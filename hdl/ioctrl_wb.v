==> flow/design.v <==
module ioctrl_wb #(parameter BASE_ADDR = 32'h00000800) (
    input clk_i, 
    input rst_i,
    input      [31:0] dat_i, 
    output reg [31:0] dat_o, 
    input      [31:0] adr_i, 
    input      we_i, 
    input      [3:0] sel_i, 
    input      cyc_i, 
    input      stb_i, 
    output reg ack_o
);
localparam IDLE = 0;
localparam ACK  = 1;
wire read  = cyc_i & stb_i & !we_i;
wire write = cyc_i & stb_i & we_i;
reg state_r;
reg [31:0] data_r;
always@(posedge clk_i, posedge rst_i)
    if(rst_i) begin
        state_r <= 0;
        ack_o   <= 1'b0;
        data_r  <= 0;
        dat_o   <= 0;
    end else begin
        ack_o <= 1'b0;
        case(state_r)
            IDLE: 
                begin
                    if(write) begin
                        if(adr_i == BASE_ADDR)
                            data_r <= dat_i[7:0];
                        ack_o   <= 1'b1;
                        state_r <= ACK; 
                    end else if(read) begin
                        dat_o <= (adr_i == BASE_ADDR)? data_r: 0;
                        state_r <= ACK;
                    end
                end
            ACK:
                begin
                    ack_o   <= 1'b1;
                    state_r <= IDLE;
                end
        endcase
    end
endmodule
Tool chain data of ioctrl_wb
What the tools print for ioctrl_wb, step after step.
Line numbers count from 1 in the design file above.
Operators: Yosys type, input widths -> output width; for muxes data width and select width s.
Cell names lack the library's common part.
The mark -- stands for no value.

set-up
  top = ioctrl_wb
  clock port = clk_i
  cell library = sky130hd
  library corner = tt_025C_1v80

Word level
Yosys after proc, flatten, opt, wreduce and memory -nomap, before mapping. Enables and synchronous resets that opt folds into registers are not counted as muxes. Memory bits, and registers merged into a memory's read port (data or address), are not among the register bits. Print and check cells are not counted. Equal cells are merged and count once.

storage and ports
  word-level cells = 19
  register bits after elaboration = 42

operators by class
  bitwise logic cells = 5
  reduce/logical cells = 3
  multiplexer cells = 6
  eq/ne operators = 1

operator list
  cell                  number
  $eq 32x12->1 const B  1
  $mux 8                1
  $reduce_and 3->1      2
  $mux 1                4
  $and 1x1->1           3
  $not 1->1             2
  $pmux 1 s2            1
  $logic_not 1->1       1

Logic depth
Longest topological path by Yosys (ltp), each cell counted once; first at word level (registers and memories cut), then after technology mapping (sequential cells cut; the memories' decode and read muxes count).

logic depth
  word-level depth = 5
  ABC_AREA = 0
  depth in mapped cells = 5

Mapped cells and area
The flow's flattened synthesis, as Yosys stat reports it; memories are mapped. The netlist is that of the ABC_AREA named above (0 if unset); the other value can give another one.

mapped netlist
  mapped flip-flops = 18
  synthesis area = 960.9 um2
  cells in the netlist = 96
  sequential part of the area = 450.4 um2

cell types
  type      number
  dfrtp_1   18
  buf_4     24
  mux2_2    8
  nand2_1   17
  nor4_1    7
  o21ai_0   8
  nor3_4    1
  nand4_1   2
  a31o_2    1
  and3b_1   1
  nor4b_1   1
  clkbuf_1  2
  nand2b_1  1
  nor2b_1   1
  or2_2     1
  buf_1     1
  conb_1    1
  inv_1     1

Path before layout
OpenSTA on the mapped netlist: ideal clock, no wires. The path of least setup slack (recovery checks aside). Input and output delay are each 20% of the period. Register names are those of the netlist, which keeps one name where synthesis merged equal registers.

path after synthesis
  path type = input-to-reg
  start = input port adr_i[28]
  end = register data_r[0]
  time at the first pin = 0.402 ns
  external input delay = 0.402 ns
  stages = 4
  library setup time = 0.125 ns
  arrival = 1.553 ns
  data required time = 1.885 ns
  delay of the path = 1.276 ns
  clock period = 2.01 ns
  buffers on the path = 0
  path slack = 0.332 ns
  synthesis period reached = 1.678 ns

"delay of the path" is the arrival time less input delay plus setup time.
"stages" counts driving pins, that of a launching flip-flop among them; a cell with two outputs on the path counts twice.
"synthesis period reached" is the clock period less the worst setup slack; recovery checks do not enter. This is arithmetic on one report: input and output delays are still those of the set period (20% each).
Between the ends stands the longest chain of elaborated cells between them, by number of cells; it is not shown to be the way that was timed. Of several equally long chains one is given.
A line is the first line of the expression or statement that the cell stems from. Yosys adds cells for indexed reads and writes and turns some case tables into memories.

between the ends, after synthesis
  path through = nor4_1 nand4_1 nor3_4 mux2_2
  cells in the longest elaborated chain = 2
  elaborated cells between the ends (all ways) = 2
  classes of those cells = 1 x eq/ne; 1 x reduce/logical

RTL lines, path after synthesis
  what              RTL line  source
  start, declared   6         input      [31:0] adr_i,
  $eq 32x12->1      31        if(adr_i == BASE_ADDR)
  $reduce_and 3->1  --
  end, assigned     23        data_r  <= 0;
  end, assigned     32        data_r <= dat_i[7:0];

Worst path after layout
From the final timing report of stored run 1: the path of least setup slack in the routed layout; clock arrival at registers is part of the times.

path post-layout
  path type = input-to-reg
  start = input port adr_i[23]
  end = register data_r[0]
  library setup time = 0.11 ns
  data required time = 2.71 ns
  stages = 6
  clock period = 2.57 ns
  arrival = 1.94 ns
  time at the first pin = 0.51 ns
  external input delay = 0.51 ns
  path slack = 0.77 ns
  buffers on the path = 2

Between the ends stands the longest chain of elaborated cells between them, by number of cells; it is not shown to be the way that was timed. Of several equally long chains one is given.

between the ends, post-layout
  path through = dlygate4sd2_1 nor4_2 nand4_1 nor3_4 buf_12 mux2_4
  cells in the longest elaborated chain = 2
  elaborated cells between the ends (all ways) = 2
  classes of those cells = 1 x eq/ne; 1 x reduce/logical

RTL lines, path post-layout
  what              RTL line  source
  start, declared   6         input      [31:0] adr_i,
  $eq 32x12->1      31        if(adr_i == BASE_ADDR)
  $reduce_and 3->1  --
  end, assigned     23        data_r  <= 0;
  end, assigned     32        data_r <= dat_i[7:0];

==> results <==
Record of 2 stored runs of the RTL-to-layout flow on ioctrl_wb, platform sky130hd. The runs are unordered. Constraints: input delay and output delay 20% of the set period each, output load 0.01 pF.
"achieved clock period (ns)" means the clock period less the worst setup slack. The figure is calculated, with input and output delays left at 20% of the set period.
"worst setup path time (ns)" = time allowed to the worst setup path (clock period - input delay - output delay, where it has them) - its slack; a late launch clock adds to it, a late capture clock takes from it.
"finish__power__total" rests on the timing tool's default activity at the inputs, not on a simulated workload.

settings of stored run 1
{
  "period_ns": 2.57,
  "CORE_UTILIZATION": 18,
  "SETUP_SLACK_MARGIN": 0.67,
  "PLACE_DENSITY": 0.71,
  "CELL_PAD_IN_SITES_DETAIL_PLACEMENT": 1,
  "TNS_END_PERCENT": 30,
  "GPL_TIMING_DRIVEN": 0,
  "GPL_ROUTABILITY_DRIVEN": 1,
  "CTS_CLUSTER_SIZE": 57,
  "MIN_ROUTING_LAYER": "met2",
  "MAX_ROUTING_LAYER": "met5",
  "CAP_MARGIN": 20,
  "CORE_MARGIN": 2,
  "SLEW_MARGIN": 20
}
report of stored run 1
yosys chip area after synthesis (um^2): 960.9
finish__design__die__area: 5939.0
finish__design__instance__area__stdcell: 1849.3
finish__design__instance__utilization: 0.3598
finish__timing__setup__ws: 0.775
finish__timing__setup__tns: 0.000
finish__timing__hold__ws: 0.482
finish__power__total: 6.553e-04
achieved clock period (ns): 1.795
worst setup path time (ns): 1.28
worst setup path kind: input-to-reg

settings of stored run 2
{
  "period_ns": 2.86,
  "CORE_UTILIZATION": 24,
  "SETUP_SLACK_MARGIN": 0.16,
  "PLACE_DENSITY_LB_ADDON": 0.09,
  "CELL_PAD_IN_SITES_GLOBAL_PLACEMENT": 0,
  "CTS_CLUSTER_DIAMETER": 333,
  "CAP_MARGIN": 20,
  "CORE_MARGIN": 2,
  "SLEW_MARGIN": 20
}
report of stored run 2
yosys chip area after synthesis (um^2): 960.9
finish__design__die__area: 4525.9
finish__design__instance__area__stdcell: 1501.4
finish__design__instance__utilization: 0.4011
finish__timing__setup__ws: 0.629
finish__timing__setup__tns: 0.000
finish__timing__hold__ws: 0.474
finish__power__total: 5.531e-04
achieved clock period (ns): 2.231
worst setup path time (ns): 1.66
worst setup path kind: input-to-reg
